==> flow/design.v <==
interface ssp_if;
    logic        PRESETn;
    logic [11:2] PADDR;
    logic        PCLK;
    logic        PENABLE;
    logic [15:0] PRDATA;
    logic        PSEL;
    logic [15:0] PWDATA;
    logic        PWRITE;
    logic        SSPCLK;
    logic        nSSPRST;
    logic        SSPTXINTR;
    logic        SSPRXINTR;
    logic        SSPRORINTR;
    logic        SSPRTINTR;
    logic        SSPINTR;
    logic        SSPTXDMASREQ;
    logic        SSPRXDMASREQ;
    logic        SSPTXDMABREQ;
    logic        SSPRXDMABREQ;
    logic        SSPTXDMACLR;
    logic        SSPRXDMACLR;   
    logic        SCANENABLE;
    logic        SCANINPCLK;
    logic        SCANOUTPCLK;
    logic        SCANINSSPCLK;
    logic        SCANOUTSSPCLK;    
    logic        SSPFSSOUT;
    logic        SSPCLKOUT;
    logic        SSPRXD;
    logic        SSPTXD;
    logic        nSSPCTLOE;
    logic        SSPFSSIN;
    logic        SSPCLKIN;
    logic        nSSPOE;
endinterface
module ssp_register (
    input  wire        PCLK,
    input  wire        PRESETn,
    input  wire        PSEL,
    input  wire        PENABLE,
    input  wire        PWRITE,
    input  wire [11:2] PADDR,
    input  wire [15:0] PWDATA,
    output reg  [15:0] PRDATA,
    input  wire [4:0]  ssp_status,    
    input  wire [3:0]  intr_raw_in,   
    output reg  [15:0] SSPCR0,
    output reg  [3:0]  SSPCR1,
    output reg  [15:0] SSPDR,
    output reg  [7:0]  SSPCPSR,
    output reg  [3:0]  SSPIMSC,
    output reg  [1:0]  SSPDMACR,
    output reg  [3:0]  SSPRIS,        
    output wire [3:0]  SSPMIS         
);
    reg [3:0] intr_pending;   
    always @(posedge PCLK or negedge PRESETn) begin
        if (!PRESETn) begin
            SSPCR0      <= 16'h0000;
            SSPCR1      <= 4'h0;
            SSPDR       <= 16'h0000;
            SSPCPSR     <= 8'h00;
            SSPIMSC     <= 4'h0;
            SSPDMACR    <= 2'h0;
            intr_pending<= 4'h0;
        end else begin
            if (PSEL && PENABLE && PWRITE) begin
                case (PADDR[7:2])
                    6'h00: SSPCR0   <= PWDATA;               
                    6'h01: SSPCR1   <= PWDATA[3:0];          
                    6'h02: SSPDR    <= PWDATA;               
                    6'h04: if (PWDATA[0] == 1'b0)            
                               SSPCPSR <= PWDATA[7:0];
                    6'h05: SSPIMSC  <= PWDATA[3:0];          
                    6'h08: intr_pending <= intr_pending & ~PWDATA[3:0];  
                    6'h09: SSPDMACR <= PWDATA[1:0];          
                    default: ;
                endcase
            end
        end
    end
    always @(posedge PCLK or negedge PRESETn) begin
        if (!PRESETn)
            SSPRIS <= 4'b0000;
        else
            SSPRIS <= intr_raw_in | intr_pending;
    end
    assign SSPMIS = SSPRIS & SSPIMSC;
    always @(*) begin
        if (PSEL && !PWRITE) begin
            case (PADDR[7:2])
                6'h00: PRDATA = SSPCR0;                             
                6'h01: PRDATA = {12'h0, SSPCR1};                   
                6'h02: PRDATA = SSPDR;                             
                6'h03: PRDATA = {11'h0, ssp_status};               
                6'h04: PRDATA = {8'h00, SSPCPSR};                  
                6'h05: PRDATA = {12'h0, SSPIMSC};                  
                6'h06: PRDATA = {12'h0, SSPRIS};                   
                6'h07: PRDATA = {12'h0, SSPMIS};                   
                6'h08: PRDATA = 16'h0000;                          
                6'h09: PRDATA = {14'h0, SSPDMACR};                 
                default: PRDATA = 16'h0000;
            endcase
        end else begin
            PRDATA = 16'h0000;
        end
    end
endmodule
; Tool chain data of ssp_register
; The steps from the RTL of ssp_register to its reports follow in flow order.
; Line numbers count from 1 in the design file above.
; Cell names lack the library's common part.
; The mark - stands for no value.
[inputs]
top_module = ssp_register
clock = PCLK
cell_library = sky130hd
corner = tt_025C_1v80

; Word-level counts
; Counts by Yosys on the flattened word-level netlist (proc, flatten, opt, wreduce; memories kept). Register bits leave out memories and registers merged into their read ports (data or address); mux counts leave out enables and synchronous resets folded into registers. Print and check cells are left out. Cells with the same type and inputs are merged into one.
[bits]
wordCells = 36
ff_bits = 57
input_bits = 40
[op_classes]
n_logic = 5
equal = 9
mux = 2
reduce_logical = 12
[op_table]
columns = op, count
row1 = 16-bit case mux with 9-bit select, 1
row2 = 6-bit by 3-bit == test with 1-bit output (second input constant), 4
row3 = 16-bit 2-to-1 mux, 1
row4 = 2-bit AND reduction, 6
row5 = 6-bit by 2-bit == test with 1-bit output (second input constant), 2
row6 = 6-bit by 4-bit == test with 1-bit output (second input constant), 2
row7 = 4-bit bitwise AND, 2
row8 = 6-bit by 1-bit == test with 1-bit output (second input constant), 1
row9 = 6-bit logical NOT, 1
row10 = 4-bit bitwise OR, 1
row11 = 4-bit NOT, 1
row12 = 1-bit logical AND, 3
row13 = 3-bit AND reduction, 1
row14 = 1-bit NOT, 1
row15 = 1-bit logical NOT, 1

; Longest topological paths
; Yosys ltp: most cells in a row. Word level: on the elaborated netlist, between registers, memories and ports. Mapped: between sequential cells and ports; inverters and the memories' decode and read muxes count.
[logic_depth]
ltp_word = 3
abc_area = 0
depth_mapped = 7

; Mapped cells and area
; Yosys stat after the flow's synthesis: flattened, memories mapped to cells. It holds for the ABC_AREA given above (unset counts as 0); a run with the other value may have another netlist.
; Totals and module areas in this step are rounded.
[by_type]
columns = cell, count, type_area_um2
row1 = dfrtp_1, 57, 1.43E+03
row2 = mux2_2, 38, 427.91
row3 = mux2_1, 11, 123.869
row4 = mux2i_1, 7, 70.067
row5 = a22oi_1, 9, 67.565
row6 = nor2_1, 18, 67.565
row7 = and2_1, 6, 37.536
row8 = nand3_1, 7, 35.034
row9 = a21boi_0, 4, 30.029
row10 = a222oi_1, 3, 30.029
row11 = nor3_1, 6, 30.029
row12 = clkbuf_1, 7, 26.275
row13 = nand2b_1, 4, 25.024
row14 = or2_2, 4, 25.024
row15 = buf_6, 2, 22.522
row16 = a31oi_1, 3, 18.768
row17 = nor4b_1, 2, 17.517
row18 = a211oi_1, 2, 15.014
; Other cell types: 27; their cells: 41.
[synth_totals]
seqArea_um2 = 1430
cell_count = 231
ffs = 57
buf_cells = 14
area_um2 = 2760

; Worst setup path after synthesis
; Path of least setup slack by OpenSTA after synthesis, without wires, with an ideal clock, recovery checks aside; 20% of the period is set as input and as output delay. Where synthesis merged equal registers, the netlist keeps one of their names.
[synth_path]
path_type = input -> output
start = input port PADDR[5]
end = output port PRDATA[2]
period_ns = 4.13
t_required_ns = 3.304
stages = 5
path_buffers = 1
path_slack_ns = 1.106
arrival_ns = 2.198
input_delay_ns = 0.826
path_delay_ns = 1.372
out_delay_ns = 0.826
launch_ns = 0.826
period_less_setup_slack_ns = 3.024
; "path_delay_ns" is the arrival time less input delay plus setup time.
; At an output port there is no setup time.
; "stages": output pins that drive a net of the path, with the launching flip-flop's if there is one; two outputs of one cell count as two.
; "period_less_setup_slack_ns" is the clock period less the worst setup slack; recovery checks do not enter. This is arithmetic on one report: input and output delays are still those of the set period (20% each).
; The rows between start and end are the longest chain of elaborated cells between them; the timing report does not say that the signal goes this way. Where chains are equally long, one stands for them.
; A line is the first line of the expression or statement that the cell stems from. Yosys adds cells for indexed reads and writes and turns some case tables into memories.
[synth_via]
cell_sequence = or4_4 > nor3_1 > buf_2 > a22oi_1 > a31oi_1
elab_chain_len = 3
cells_between = 11
cone_classes = eq/ne (8); mux (2); reduce/logical (1)
[synth_rtl]
columns = item, line_no
row1 = from (decl), 43  ; input  wire [11:2] PADDR,
row2 = 6-bit by 4-bit == test with 1-bit output, 92  ; case (PADDR[7:2])
row3 = 16-bit case mux with 9-bit select, 92
row4 = 16-bit 2-to-1 mux, 91  ; if (PSEL && !PWRITE) begin
row5 = to (decl), 45  ; output reg  [15:0] PRDATA,

; Timing after layout
; From the final timing report of flow run 1: the path of least setup slack in the routed layout; clock arrival at registers is part of the times.
[layout_path]
path_type = input -> output
start = input port PADDR[5]
end = output port PRDATA[5]
input_delay_ns = 0.67
path_buffers = 3
arrival_ns = 2.88
path_slack_ns = -0.19
t_required_ns = 2.69
stages = 7
period_ns = 3.36
launch_ns = 0.67
out_delay_ns = 0.67
; The rows between start and end are the longest chain of elaborated cells between them; the timing report does not say that the signal goes this way. Where chains are equally long, one stands for them.
[layout_via]
cell_sequence = clkdlybuf4s50_1 > or4b_1 > nor3_1 > buf_4 > a222oi_1 > nor2_1 > clkdlybuf4s50_1
elab_chain_len = 3
cells_between = 11
cone_classes = eq/ne (8); mux (2); reduce/logical (1)
[layout_rtl]
columns = item, line_no
row1 = from (decl), 43  ; input  wire [11:2] PADDR,
row2 = 6-bit by 4-bit == test with 1-bit output, 92  ; case (PADDR[7:2])
row3 = 16-bit case mux with 9-bit select, 92
row4 = 16-bit 2-to-1 mux, 91  ; if (PSEL && !PWRITE) begin
row5 = to (decl), 45  ; output reg  [15:0] PRDATA,

; Settings and measured results of 2 stored flow runs for module ssp_register (sky130hd), not sorted in any way. The constraints put input and output delay at 20% of the set period each and load the outputs with 0.01 pF.
; "clock_period_reached_ns" means the clock period less the worst setup slack. The figure is calculated, with input and output delays left at 20% of the set period.
; By "timing.worst_path_ns" is meant the share of the clock period that the worst setup path is allowed (20% is reserved at inputs, 20% at outputs), minus its slack. Clock arrival times at its registers enter into it.
; Values from the reports are rounded here.

[flow run 1: settings]
period_ns = 3.36
CORE_UTILIZATION = 22
SETUP_SLACK_MARGIN = -0.33
PLACE_DENSITY_LB_ADDON = 0.25
CORE_MARGIN = 8
GPL_TIMING_DRIVEN = 1
GPL_ROUTABILITY_DRIVEN = 1
CTS_CLUSTER_DIAMETER = 48
MAX_ROUTING_LAYER = met5
CAP_MARGIN = 20
SLEW_MARGIN = 20
[flow run 1: results]
synth_chip_area_um2 = 2760
die_area_um2 = 16400
layout_stdcell_area_um2 = 4560
fin_util_frac = 0.367
timing.setup.ws_ns = -0.192
tns_ns = -1.26
clock_period_reached_ns = 3.552
timing.worst_path_ns = 2.21
path_kind = input -> output

[flow run 2: settings]
period_ns = 2.85
CORE_UTILIZATION = 25
CAP_MARGIN = 20
CORE_MARGIN = 2
SLEW_MARGIN = 20
[flow run 2: results]
synth_chip_area_um2 = 2760
die_area_um2 = 11900
layout_stdcell_area_um2 = 4580
fin_util_frac = 0.424
timing.setup.ws_ns = 0.107
tns_ns = 0.000
clock_period_reached_ns = 2.743
timing.worst_path_ns = 1.60
path_kind = input -> output
